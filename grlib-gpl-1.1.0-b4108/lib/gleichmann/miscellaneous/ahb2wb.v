==> flow/design.v <==
`timescale 1ns/10ps
module ahb2wb
  (hclk, hresetn, hsel, hready_ba, haddr, hwrite, htrans, hsize, hburst,
   hwdata, hmaster, hmastlock, hready, hresp, hrdata, hsplit,
   wb_inta_i, wbm_adr_o, wbm_dat_o, wbm_sel_o, wbm_we_o,
   wbm_stb_o, wbm_cyc_o, wbm_dat_i, wbm_ack_i, wbm_rty_i, wbm_err_i,
   irq_o
  );
   parameter HAMAX = 8;
   parameter HDMAX = 8;
   parameter [1:0 ] IDLE = 2'b 00,
                    SELECTED = 2'b 01,
                    RESP_1 = 2'b 10,
                    RESP_2 = 2'b 11;
   input              hclk,
                      hresetn;
   input              hsel,
                      hready_ba,
                      hwrite,
                      hmastlock;           
   input [HAMAX-1:0]  haddr;
   input [1:0]        htrans;              
   input [2:0]        hsize,
                      hburst;              
   input [HDMAX-1:0]  hwdata;
   input [3:0]        hmaster;             
   input              wb_inta_i,
                      wbm_ack_i,
                      wbm_rty_i,
                      wbm_err_i;
   input [HDMAX-1:0]  wbm_dat_i;
   output             hready;
   output [1:0]       hresp;
   output [HDMAX-1:0] hrdata;
   output [15:0]      hsplit;
   output             wbm_we_o,
                      wbm_stb_o,
                      wbm_cyc_o;
   output [HAMAX-1:0] wbm_adr_o;
   output [HDMAX-1:0] wbm_dat_o;
   output [3:0]       wbm_sel_o;
   output             irq_o;
   reg                wbm_stb_o, wbm_we_o, irq_o;
   reg [3:0]          wbm_sel_o;
   reg                hready;
   reg [1:0]          hresp;
   reg [HDMAX-1:0]    hrdata;
   reg [15:0]         hsplit;
   reg [HAMAX-1:0]    wbm_adr_o;
   reg                wbm_cyc_o;
   reg [HDMAX-1:0]    wbm_dat_o;
   wire               wb_stb_start_next, wb_stb_end_next, wb_cyc_next;
   reg                hready_s;
   reg [1:0]          hresp_s;
   reg [HDMAX-1:0]    hrdata_s;
   reg [15:0]         hsplit_s;
   reg [1:0]          state, next_state;
   assign             wb_stb_start_next =  hready_ba & hsel;
   assign             wb_stb_end_next =  wbm_ack_i  | wbm_err_i | wbm_rty_i;
   assign             wb_cyc_next =  hready_ba;
   always @ (posedge hclk or negedge hresetn) begin
      if (!hresetn) begin
         wbm_we_o <= #1 1'b  0;
         wbm_sel_o <= #1 4'h 0;
         wbm_cyc_o <= #1 0;
         wbm_stb_o <= #1 0;
         wbm_adr_o <= #1 0;
         wbm_dat_o <= #1 0;
      end else begin
         if (wb_cyc_next)
           wbm_cyc_o <= #1 1;
         else if (!wb_cyc_next & wbm_stb_o & !wb_stb_end_next)
           wbm_cyc_o <= #1 1;
         else
           wbm_cyc_o <= #1 0;
         if (wb_stb_end_next) begin
            wbm_stb_o <= #1 0;
            wbm_we_o <= #1 1'h  0;
         end else if (wb_stb_start_next) begin
            wbm_dat_o <= #1 hwdata;
            wbm_adr_o <= #1 haddr;
            wbm_stb_o <= #1 1;
            wbm_we_o  <= #1 hwrite;
            case (hsize)
              0: wbm_sel_o <= #1 4'h 1;
              1: wbm_sel_o <= #1 4'h 3;
              2: wbm_sel_o <= #1 4'h f;
              default: wbm_sel_o <= #1 4'h x;
            endcase
         end else if (!wbm_cyc_o) begin  
            wbm_dat_o <= #1 hwdata;      
            wbm_adr_o <= #1 haddr;
            wbm_we_o  <= #1 hwrite;
         end
      end
   end  
   always @ (  
 hresp or state or wb_cyc_next
             or wb_stb_start_next or wbm_ack_i or wbm_dat_i
             or wbm_err_i or wbm_rty_i) begin
      hsplit_s = 16'b 0;  
      hready_s = 1;		
      hresp_s = 2'b00;
      hrdata_s = 8'b 0;
      next_state = IDLE;
      case (state)
        IDLE: begin
           if (wb_stb_start_next) begin
              next_state = SELECTED;
              hready_s = 0;
           end
        end
        SELECTED: begin
           hready_s = 0;
           next_state = SELECTED;
           if (wbm_err_i) begin
              hresp_s = 2'b01;
              hready_s = 0;
              next_state = RESP_1;
           end else if (wbm_rty_i) begin
              hresp_s = 2'b10;
              hready_s = 0;
              next_state = RESP_1;
           end else if (wbm_ack_i) begin
              hresp_s = 2'b00;
              hready_s = 1;
              hrdata_s = wbm_dat_i;
              next_state = RESP_2;
           end
        end
        RESP_1: begin               
           hready_s = 1;
           hresp_s = hresp;         
           if (wb_cyc_next)         
             next_state = RESP_2;
           else begin
              next_state = RESP_1;
              hready_s = 0;
           end
        end
        RESP_2: begin
           hready_s = 1;
           if (wb_cyc_next) begin   
              hresp_s = 2'b00;
              hready_s = 1;
              next_state = IDLE;
           end else begin
              next_state = RESP_2;
              hresp_s = hresp;      
           end
        end
        default: begin              
           next_state = IDLE;
           hready_s = 1'b x;
           hresp_s = 2'bxx;
           hrdata_s = 8'b x;
           hsplit_s = 16'b 0;
        end
      endcase  
   end  
   always @ (posedge hclk or negedge hresetn) begin
      if (!hresetn) begin
         state  <= #1 IDLE;
         hresp  <= #1 2'bxx;
         hrdata <= #1  8'b x;
         hsplit <= #1 16'b 0;
         hready <= #1 1'b 1;		
         irq_o  <= #1 1'b 0;
      end else begin
         state  <= #1 next_state;
         hresp  <= #1 hresp_s;
         hrdata <= #1 hrdata_s;
         hsplit <= #1 hsplit_s;
         hready <= #1 hready_s;
         irq_o  <= #1  wb_inta_i;
      end
   end
endmodule  
== From RTL to reports: ahb2wb ==
Tool output for the design above, in the order of the flow.
Lines are those of the file above, counted from 1.
Cell names lack the library's common part.
Not given: n/a

* Design top: ahb2wb
* Clock port: hclk
* Cell library: sky130hd
* Library corner: tt_025C_1v80

== Word level ==
Yosys after proc, flatten, opt, wreduce and memory -nomap, before mapping. Memory bits, and registers merged into a memory's read port (data or address), are not among the register bits. Print and check cells are not counted.

* Add/sub/neg operators: 0
* $mul: 0
* Divide/modulo/power cells: 0
* Order comparisons: 0
* Eq/ne operators: 8
* Shift-type cells: 0
* Mux-type cells: 34
* Bitwise gates (word level): 7
* Reductions and logical operators: 10

{| class="wikitable"
|+ Operators by type and width
! kind !! number
|-
| 2-to-1 mux 8 bit || 7
|-
| parallel mux 8 bit (select 2 bit) || 1
|-
| 2-to-1 mux 16 bit || 1
|-
| 2-to-1 mux 1 bit || 14
|-
| 2-to-1 mux 2 bit || 7
|-
| parallel mux 4 bit (select 3 bit) || 1
|-
| parallel mux 2 bit (select 4 bit) || 1
|-
| AND reduction 2 bit || 3
|-
| parallel mux 2 bit (select 3 bit) || 1
|-
| equality test 2 bit with constant B || 2
|-
| OR reduction 4 bit || 1
|-
| parallel mux 1 bit (select 4 bit) || 1
|-
| AND 1 bit || 3
|-
| equality test 3 x 1 -> 1 bit with constant B || 1
|-
| inequality test 3 x 1 -> 1 bit with constant B || 1
|-
| equality test 3 x 2 -> 1 bit with constant B || 1
|-
| logical NOT 3 bit || 1
|-
| OR reduction 3 bit || 1
|-
| OR 1 bit || 2
|-
| NOT 1 bit || 2
|-
| logical NOT 1 bit || 2
|-
| equality test 2 x 1 -> 1 bit with constant B || 1
|-
| inequality test 2 x 1 -> 1 bit with constant B || 1
|-
| inequality test 2 bit with constant B || 1
|-
| logical NOT 2 bit || 1
|-
| nonzero test 2 bit || 1
|}

* Bits in registers: 53
* Latch bits: 0
* Bits in writable memories: 0
* ROM bits: 0
* Word width x clocked read ports: 0
* Memories: 0
* Bits of input ports: 46
* Output and inout port bits: 51
* Elaborated cells: 71

== Logic depth ==
Longest topological path by Yosys (ltp), each cell counted once; first at word level (registers and memories cut), then after technology mapping (sequential cells cut; the memories' decode and read muxes count).

* Depth after elaboration: 6
* ABC_AREA: 0
* Depth in mapped cells: 5
* Gate-level depth less buffers: 3

== Mapped cells and area ==
Yosys stat after the flow's synthesis: flattened, memories mapped to cells. It holds for the ABC_AREA given above (unset counts as 0); a run with the other value may have another netlist.

{| class="wikitable"
|+ Cells by type
! cell type !! number !! total area (um^2)
|-
| dfrtp_1 || 36 || 900.864
|-
| mux2_4 || 10 || 150.144
|-
| buf_4 || 17 || 127.622
|-
| mux2_2 || 7 || 78.826
|-
| dfstp_2 || 2 || 52.55
|-
| and2_1 || 8 || 50.048
|-
| o21ai_0 || 5 || 25.024
|-
| buf_12 || 1 || 20.019
|-
| mux2i_1 || 2 || 20.019
|-
| nor2_8 || 1 || 20.019
|-
| a21boi_4 || 1 || 18.768
|-
| nand2_1 || 5 || 18.768
|-
| inv_1 || 4 || 15.014
|-
| nand2b_1 || 2 || 12.512
|-
| nor2_1 || 3 || 11.261
|-
| or3_4 || 1 || 11.261
|-
| a32o_1 || 1 || 10.01
|-
| and3b_2 || 1 || 10.01
|}

Not listed: further types 12, cells in them 13.

* Cell count: 120
* Cell area after synthesis: 1637.8 um^2
* Area of sequential cells: 953.4 um^2
* Flip-flop cells: 38
* Buffer cells: 19

== Worst setup path after synthesis ==
Source: OpenSTA report_checks on the synthesized netlist (no wires, ideal clock, input and output delay 20% of the period each), path of least setup slack; recovery checks are left aside. Register names are those of the netlist, which keeps one name where synthesis merged equal registers.

* Path type: input port to flip-flop
* Start: in wbm_rty_i
* End: reg wbm_adr_o[0]
* Clock period: 2740 ps
* Input delay: 548 ps
* Library setup time: 125 ps
* Launch time at the first pin: 548 ps
* Data arrival time: 1577 ps
* Data required time: 2615 ps
* Path slack: 1038 ps
* Path delay: 1154 ps
* Stages: 4
* Path buffers: 1
* Period reached after synthesis: 1702 ps

"path delay" is the arrival time less input delay plus setup time.
"stages" counts driving pins, that of a launching flip-flop among them; a cell with two outputs on the path counts twice.
"period reached after synthesis" = period - worst setup slack (recovery checks aside). The figure is calculated, with input and output delays left at 20% of the set period.
Between the ends stands the longest chain of elaborated cells between them, by number of cells; it is not shown to be the way that was timed. Of several equally long chains one is given.
Each line given opens the expression or statement behind the cell; cells for indexed reads and writes are added by Yosys, which also makes memories of some case tables.
At most two assigning lines are given for a register; there are more.

* Path through: or3_4 > nor2_8 > buf_12 > mux2_4
* Cells in the longest elaborated chain: 3
* Elaborated cells between the ends (all ways): 3
* Source lines of those cells: 1
* Classes of those cells: logic (2); reduce/logical (1)

{| class="wikitable"
|+ Ends and longest elaborated chain, post-synthesis
! item !! line !! text
|-
| start, declared || 29 || <nowiki>wbm_rty_i,</nowiki>
|-
| OR 1 bit || 59 || <nowiki>assign             wb_stb_end_next =  wbm_ack_i  | wbm_err_i | wbm_rty_i;</nowiki>
|-
| NOT 1 bit || n/a ||
|-
| AND reduction 2 bit || n/a ||
|-
| end, assigned || 81 || <nowiki>wbm_adr_o <= #1 haddr;</nowiki>
|-
| end, assigned || 92 || <nowiki>wbm_adr_o <= #1 haddr;</nowiki>
|-
| end, declared || 39 || <nowiki>output [HAMAX-1:0] wbm_adr_o;</nowiki>
|}

== Worst path after layout ==
Path of least setup slack in the final report of record 1 (OpenROAD, finished layout, wires in). Where an end is a register, its clock arrival counts in the times.
The report prints the path's times to 10 ps; the period is as set.

* Path type: flip-flop to output port
* Start: reg hready
* End: out hready
* Clock period: 1790 ps
* Output delay: 360 ps
* Launch time at the first pin: 280 ps
* Data arrival time: 1340 ps
* Data required time: 1430 ps
* Path slack: 90 ps
* Stages: 2
* Path buffers: 1

* Path through: dfstp_2 > clkdlybuf4s50_1
* Cells in the longest elaborated chain: 0
* Elaborated cells between the ends (all ways): 0
* Source lines of those cells: 0

{| class="wikitable"
|+ Ends and longest elaborated chain, after layout
! item !! line !! text
|-
| start, declared || 32 || <nowiki>output             hready;</nowiki>
|-
| start, assigned || 167 || <nowiki>hready <= #1 1'b 1;</nowiki>
|-
| start, assigned || 174 || <nowiki>hready <= #1 hready_s;</nowiki>
|-
| end, declared || 32 ||
|}

Wiki page: ahb2wb / flow data

Record of 2 stored runs of the RTL-to-layout flow on ahb2wb, platform sky130hd. The runs are unordered. Constraints: input delay and output delay 20% of the set period each, output load 0.01 pF.
"period achieved": clock period set for the run, less the worst setup slack. It is reckoned from that one timing run; input and output delays stay at 20% of the period that was set.
"worst setup path time" = time allowed to the worst setup path (clock period - input delay - output delay, where it has them) - its slack; a late launch clock adds to it, a late capture clock takes from it.
By "power consumption" is meant OpenSTA's value without simulated activity: inputs other than the clock are taken to toggle once in ten clock periods, and the tool carries that through the logic.
"worst setup path time" is known to 10 ps.

=== Record 1 ===
{| class="wikitable"
! Setting !! Value
|-
| period_ns || 1.79
|-
| CAP_MARGIN || 20
|-
| CORE_MARGIN || 2
|-
| CORE_UTILIZATION || 40
|-
| SLEW_MARGIN || 20
|-
! Result !! Value
|-
| Full die area || 4622.6 um^2
|-
| Chip area in the Yosys report || 1637.8 um^2
|-
| Standard-cell area after routing || 2516.2 um^2
|-
| Post-route setup TNS || 0 ps
|-
| Post-route utilization || 0.634
|-
| Worst setup slack after layout || 95 ps
|-
| Power consumption || 2.380 mW
|-
| Period achieved || 1695 ps
|-
| Worst setup path time || 1340 ps
|-
| Critical path type || flip-flop to output port
|}

=== Record 2 ===
{| class="wikitable"
! Setting !! Value
|-
| period_ns || 1.21
|-
| CORE_UTILIZATION || 67
|-
| SETUP_SLACK_MARGIN || 0.08
|-
| PLACE_DENSITY_LB_ADDON || 0.08
|-
| CORE_ASPECT_RATIO || 0.69
|-
| TNS_END_PERCENT || 60
|-
| ABC_AREA || 1
|-
| CTS_CLUSTER_DIAMETER || 294
|-
| MIN_ROUTING_LAYER || met2
|-
| CAP_MARGIN || 20
|-
| CORE_MARGIN || 2
|-
| SLEW_MARGIN || 20
|}
Incomplete, placement halted on FLW-0024.
