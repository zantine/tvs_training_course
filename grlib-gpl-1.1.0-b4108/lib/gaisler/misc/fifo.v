==> flow/design.v <==
module the_fifo (clk,
		 clr_fifo,
	         rd_fifo,
	         wr_fifo,
	         data_in,
	         data_out,
		 data_counter,
		 data_out_valid,
		 empty,
		 full);
   parameter fbits = 8;
   parameter pwidth = 2;
   parameter fdepth = (1<<pwidth);   
   input clk;
   input clr_fifo;
   input rd_fifo;
   input wr_fifo;
   input [fbits-1:0] data_in;
   output reg [fbits-1:0] data_out;
   output reg [pwidth:0]  data_counter;
   output reg  data_out_valid;
   output      empty;
   output      full;
   reg [pwidth-1:0]     nxt_wr;
   reg [pwidth-1:0]     nxt_rd;
   reg [fbits-1:0]    data_mem [0:fdepth-1];
   assign full  = ((nxt_wr == nxt_rd) && (data_counter == fdepth)); 
   assign empty = ((nxt_wr == nxt_rd) && (data_counter == 0));
   initial
     begin
        data_out = 32'bx;
        data_out_valid = 1'b0;
        nxt_wr = 0;
        nxt_rd = 0;
        data_counter = 0;
     end   
   always @ (posedge clk)  
     begin
        if (clr_fifo)
          begin
             nxt_wr <= 0;
          end
        else
          if (wr_fifo && !full)
            begin
               nxt_wr <= nxt_wr + 1;
            end
     end  
   always @ (posedge clk)  
     begin
        if (clr_fifo)
          begin
             nxt_rd <= 0;
          end
        else
          if (rd_fifo && !empty)
            begin
               nxt_rd <= nxt_rd + 1;
            end
     end  
   always @ (posedge clk)  
     begin
        if (clr_fifo)
          begin
             data_counter <= 0;
          end
        else
          begin  
             if ((rd_fifo && !wr_fifo && !empty) || (rd_fifo && full))
               begin  
                  data_counter <= data_counter - 1;
               end
             if ((wr_fifo && !rd_fifo && !full) || (wr_fifo && empty))
               begin  
                  data_counter <= data_counter + 1;
               end
           end  
     end  
   always @ (posedge clk)  
     begin
        if (clr_fifo)
          begin
             data_out_valid <= 0;
             data_out <= 32'bx;
          end
        else
          begin  
             if (rd_fifo && !empty)
               begin
                  data_out_valid <= 1;
                  data_out <= data_mem[nxt_rd];
               end
             else
               begin
                  data_out_valid <= 0;
                  data_out <= data_mem[nxt_rd];
               end
          end  
     end  
   always @ (posedge clk)  
     begin
        if (wr_fifo && !full && !clr_fifo)
          begin
             data_mem[nxt_wr] <= data_in;
          end
     end  
 endmodule  
# --- Step by step through the tools: the_fifo ---
# The steps from the RTL of the_fifo to its reports follow in flow order.
# Line numbers count from 1 in the design file above.
design:
  design: "the_fifo"
  clock_port: "clk"
  library: "sky130hd"
  corner: "tt_025C_1v80"

# --- Elaborated design ---
# Yosys after proc, flatten, opt, wreduce and memory -nomap, before mapping. Memory bits, and registers merged into a memory's read port (data or address), are not among the register bits. Print and check cells are not counted. Equal cells are merged and count once.
# Memory sizes are those after Yosys's memory passes, which may raise the word count (mostly to a power of two), join words into wider ones and drop unused or constant bits.
word_totals:
  memories: 1
  regBits: 8
  clocked_rd_ports_x_width: 8
  input_bits: 12
  ram_bits: 32
  out_inout_bits: 14
classes:
  eq_ne: 2
  mux: 6
  reduce_logical: 20
  add_sub_neg: 4
memory_table:
  columns: ["memory", "words", "word_bits", "rd", "write_ports", "line_no", "text"]
  rows:
  - ["data_mem", 4, 8, 1, 1, 26, "reg [fbits-1:0]    data_mem [0:fdepth-1];"]
op_table:
  columns: ["cell", "n"]
  rows:
  - ["logical AND 1 bit", 11]
  - ["two-way mux 8 bit", 1]
  - ["two-way mux 3 bit", 2]
  - ["logical NOT 1 bit", 5]
  - ["adder 2 x 1 -> 2 bit (second input constant)", 2]
  - ["adder 3 x 1 -> 3 bit (second input constant)", 1]
  - ["subtractor 3 x 1 -> 3 bit (second input constant)", 1]
  - ["== test 3 bit (second input constant)", 1]
  - ["logical NOT 3 bit", 1]
  - ["logical OR 1 bit", 2]
  - ["== test 2 bit", 1]
  - ["nonzero test 2 bit", 1]
  - ["two-way mux 2 bit", 1]
  - ["two-way mux 1 bit", 2]

# --- Longest topological paths ---
# Yosys ltp: most cells in a row. Word level: on the elaborated netlist, between registers, memories and ports. Mapped: between sequential cells and ports; inverters and the memories' decode and read muxes count.
logic_depth:
  word_depth: 7
  ABC_AREA: 0
  ltp_mapped: 12
  depth_no_buf: 11

# --- Synthesis result ---
# The flow's flattened synthesis, as Yosys stat reports it; memories are mapped. The netlist is that of the ABC_AREA named above (0 if unset); the other value can give another one.
by_type:
  columns: ["cell_type", "n", "area_total_um2"]
  rows:
  - ["sky130_fd_sc_hd__edfxtp_1", 32, 960.922]
  - ["sky130_fd_sc_hd__dfxtp_1", 16, 320.307]
  - ["sky130_fd_sc_hd__mux4_1", 8, 210.202]
  - ["sky130_fd_sc_hd__ha_1", 5, 62.56]
  - ["sky130_fd_sc_hd__nor2_1", 10, 37.536]
  - ["sky130_fd_sc_hd__xnor2_1", 4, 35.034]
  - ["sky130_fd_sc_hd__and2_1", 5, 31.28]
  - ["sky130_fd_sc_hd__xor2_1", 3, 26.275]
  - ["sky130_fd_sc_hd__mux2i_1", 2, 20.019]
  - ["sky130_fd_sc_hd__a32oi_1", 2, 17.517]
  - ["sky130_fd_sc_hd__xnor2_2", 1, 16.266]
  - ["sky130_fd_sc_hd__a221oi_2", 1, 15.014]
  - ["sky130_fd_sc_hd__o21ai_0", 3, 15.014]
  - ["sky130_fd_sc_hd__a31oi_1", 2, 12.512]
  - ["sky130_fd_sc_hd__a21boi_2", 1, 11.261]
  - ["sky130_fd_sc_hd__and3_4", 1, 11.261]
  - ["sky130_fd_sc_hd__buf_6", 1, 11.261]
  - ["sky130_fd_sc_hd__inv_1", 3, 11.261]
# Not listed: further types 12, cells in them 14.
mapped:
  buffers: 6
  cells: 114
  ff_cells: 48
  mapped_area_um2: 1904.3
  seq_area_um2: 1281.2

# --- Worst setup path after synthesis ---
# Source: OpenSTA report_checks on the synthesized netlist (no wires, ideal clock, input and output delay 20% of the period each), path of least setup slack; recovery checks are left aside. Register names are those of the netlist, which keeps one name where synthesis merged equal registers.
synth_path:
  path_kind: "input to register"
  start: "input port wr_fifo"
  end: "register data_counter[2]"
  stages: 10
  required_ps: 3630
  arrival_ps: 2347
  path_slack_ps: 1283
  input_delay_ps: 752
  tclk_ps: 3760
  delay_ps: 1725
  period_less_setup_slack_ps: 2477
# "delay_ps" = arrival - input delay + setup time.
# "stages" counts driving pins, that of a launching flip-flop among them; a cell with two outputs on the path counts twice.
# "period_less_setup_slack_ps" = period - worst setup slack (recovery checks aside). The figure is calculated, with input and output delays left at 20% of the set period.
# Between the ends stands the longest chain of elaborated cells between them, by number of cells; it is not shown to be the way that was timed. Of several equally long chains one is given.
# A line is the first line of the expression or statement that the cell stems from. Yosys adds cells for indexed reads and writes and turns some case tables into memories.
# A register here has more assigning lines than the two given.
synth_between:
  path_cell_list: "sky130_fd_sc_hd__clkbuf_1 -> sky130_fd_sc_hd__a21boi_2 -> sky130_fd_sc_hd__o21ai_0 -> sky130_fd_sc_hd__xor2_1 -> sky130_fd_sc_hd__ha_1 -> sky130_fd_sc_hd__nor2b_1 -> sky130_fd_sc_hd__a21oi_1 -> sky130_fd_sc_hd__o21ai_0 -> sky130_fd_sc_hd__a32oi_1 -> sky130_fd_sc_hd__a31oi_1"
  elab_chain_cells: 6
synth_rtl:
  columns: ["item", "line_no", "text"]
  rows:
  - ["start, declared", 17, "input wr_fifo;"]
  - ["logical NOT 1 bit", 69, "if ((rd_fifo && !wr_fifo && !empty) || (rd_fifo && full))"]
  - ["logical AND 1 bit (2 in a row)", 69, null]
  - ["logical OR 1 bit", 69, null]
  - ["two-way mux 3 bit", 69, null]
  - ["two-way mux 3 bit", 73, "if ((wr_fifo && !rd_fifo && !full) || (wr_fifo && empty))"]
  - ["end, assigned", 71, "data_counter <= data_counter - 1;"]
  - ["end, assigned", 75, "data_counter <= data_counter + 1;"]
  - ["end, declared", 20, "output reg [pwidth:0]  data_counter;"]

# --- Timing after layout ---
# Path of least setup slack in the final report of job 1 (OpenROAD, finished layout, wires in). Where an end is a register, its clock arrival counts in the times.
# The path's times are printed in steps of 10 ps; the period is the one set.
layout_path:
  path_kind: "register to output"
  start: "register nxt_wr[0]"
  end: "output port full"
  stages: 5
  required_ps: 2280
  tclk_ps: 2850
  path_slack_ps: 420
  arrival_ps: 1860
  output_delay_ps: 570
# Between the ends stands the longest chain of elaborated cells between them, by number of cells; it is not shown to be the way that was timed. Of several equally long chains one is given.
layout_between:
  path_cell_list: "sky130_fd_sc_hd__dfxtp_1 -> sky130_fd_sc_hd__xnor2_1 -> sky130_fd_sc_hd__and3_4 -> sky130_fd_sc_hd__and2_1 -> sky130_fd_sc_hd__clkdlybuf4s50_1"
  elab_chain_cells: 2
layout_rtl:
  columns: ["item", "line_no", "text"]
  rows:
  - ["start, declared", 24, "reg [pwidth-1:0]     nxt_wr;"]
  - ["start, assigned", 41, "nxt_wr <= 0;"]
  - ["start, assigned", 46, "nxt_wr <= nxt_wr + 1;"]
  - ["== test 2 bit", 27, "assign full  = ((nxt_wr == nxt_rd) && (data_counter == fdepth));"]
  - ["logical AND 1 bit", 27, null]
  - ["end, declared", 23, "output      full;"]

## Implementation results

Stored flow runs of the_fifo (2 of them; Yosys, OpenROAD, sky130hd). They differ in their settings and are not a sequence. Constraints: input delay and output delay 20% of the set period each, output load 0.01 pF.
"period_reached_ps" means the clock period less the worst setup slack. The figure is calculated, with input and output delays left at 20% of the set period.
"worstPathTime_ps": the worst setup path's part of the clock period (all of it between registers, 20% less for each end at a port) less its slack. A launch clock that arrives late makes it longer, a capture clock that arrives late makes it shorter.
"totalPower_mw": no workload was simulated; the value follows from the tool's default switching activity.
"worstPathTime_ps" is known to 10 ps.

--- job 1 ---
==> flow/run.sh <==
#!/bin/bash
# the make line also repeats the synthesis and layout settings of config.mk as NAME=value (left out here)
make -C /OpenROAD-flow-scripts/flow DESIGN_CONFIG=/design/flow/config.mk WORK_HOME=/design/flow/orfs CLKGATE_MAP_FILE= finish
==> flow/config.mk <==
export PLATFORM = sky130hd
export DESIGN_NAME = the_fifo
export DESIGN_NICKNAME = the_fifo
export VERILOG_FILES = /design/flow/design.v
export SDC_FILE = /design/flow/constraint.sdc
export NUM_CORES = 4
export LEC_CHECK = 0
export ABC_AREA = 0
export CAP_MARGIN = 20
export CORE_MARGIN = 2
export CORE_UTILIZATION = 36
export HOLD_SLACK_MARGIN = -0.0
export MAX_ROUTING_LAYER = met4
export PLACE_DENSITY_LB_ADDON = 0.2
export SLEW_MARGIN = 25
==> flow/constraint.sdc <==
create_clock -name core_clock -period 2.85 [get_ports {clk}]
set_input_delay 0.5700 -clock core_clock [delete_from_list [all_inputs] [get_ports {clk}]]
set_output_delay 0.5700 -clock core_clock [all_outputs]
set_load 0.01 [all_outputs]

==> results, as YAML <==
results:
  util_pct: 45.3
  worstPathTime_ps: 1860
  critical_path_kind: "register to output"
  ws_setup_ps: 422
  stdcell_area_um2: 2314.7
  die_footprint_um2: 5887.5
  ws_hold_ps: 547
  period_reached_ps: 2428
  totalPower_mw: 2.001
  post_synth_area_um2: 1904.3
  setup_tns_ps: 0

--- job 2 ---
==> flow/run.sh <==
#!/bin/bash
# the make line also repeats the synthesis and layout settings of config.mk as NAME=value (left out here)
make -C /OpenROAD-flow-scripts/flow DESIGN_CONFIG=/design/flow/config.mk WORK_HOME=/design/flow/orfs CLKGATE_MAP_FILE= finish
==> flow/config.mk <==
export PLATFORM = sky130hd
export DESIGN_NAME = the_fifo
export DESIGN_NICKNAME = the_fifo
export VERILOG_FILES = /design/flow/design.v
export SDC_FILE = /design/flow/constraint.sdc
export NUM_CORES = 4
export LEC_CHECK = 0
export CAP_MARGIN = 20
export CORE_MARGIN = 2
export CORE_UTILIZATION = 40
export SETUP_SLACK_MARGIN = 0.19
export SLEW_MARGIN = 20
==> flow/constraint.sdc <==
create_clock -name core_clock -period 2.66 [get_ports {clk}]
set_input_delay 0.5320 -clock core_clock [delete_from_list [all_inputs] [get_ports {clk}]]
set_output_delay 0.5320 -clock core_clock [all_outputs]
set_load 0.01 [all_outputs]

==> results, as YAML <==
results:
  util_pct: 50.4
  worstPathTime_ps: 1850
  critical_path_kind: "register to output"
  ws_setup_ps: 282
  stdcell_area_um2: 2348.5
  die_footprint_um2: 5329.0
  ws_hold_ps: 543
  period_reached_ps: 2378
  totalPower_mw: 2.257
  post_synth_area_um2: 1904.3
  setup_tns_ps: 0
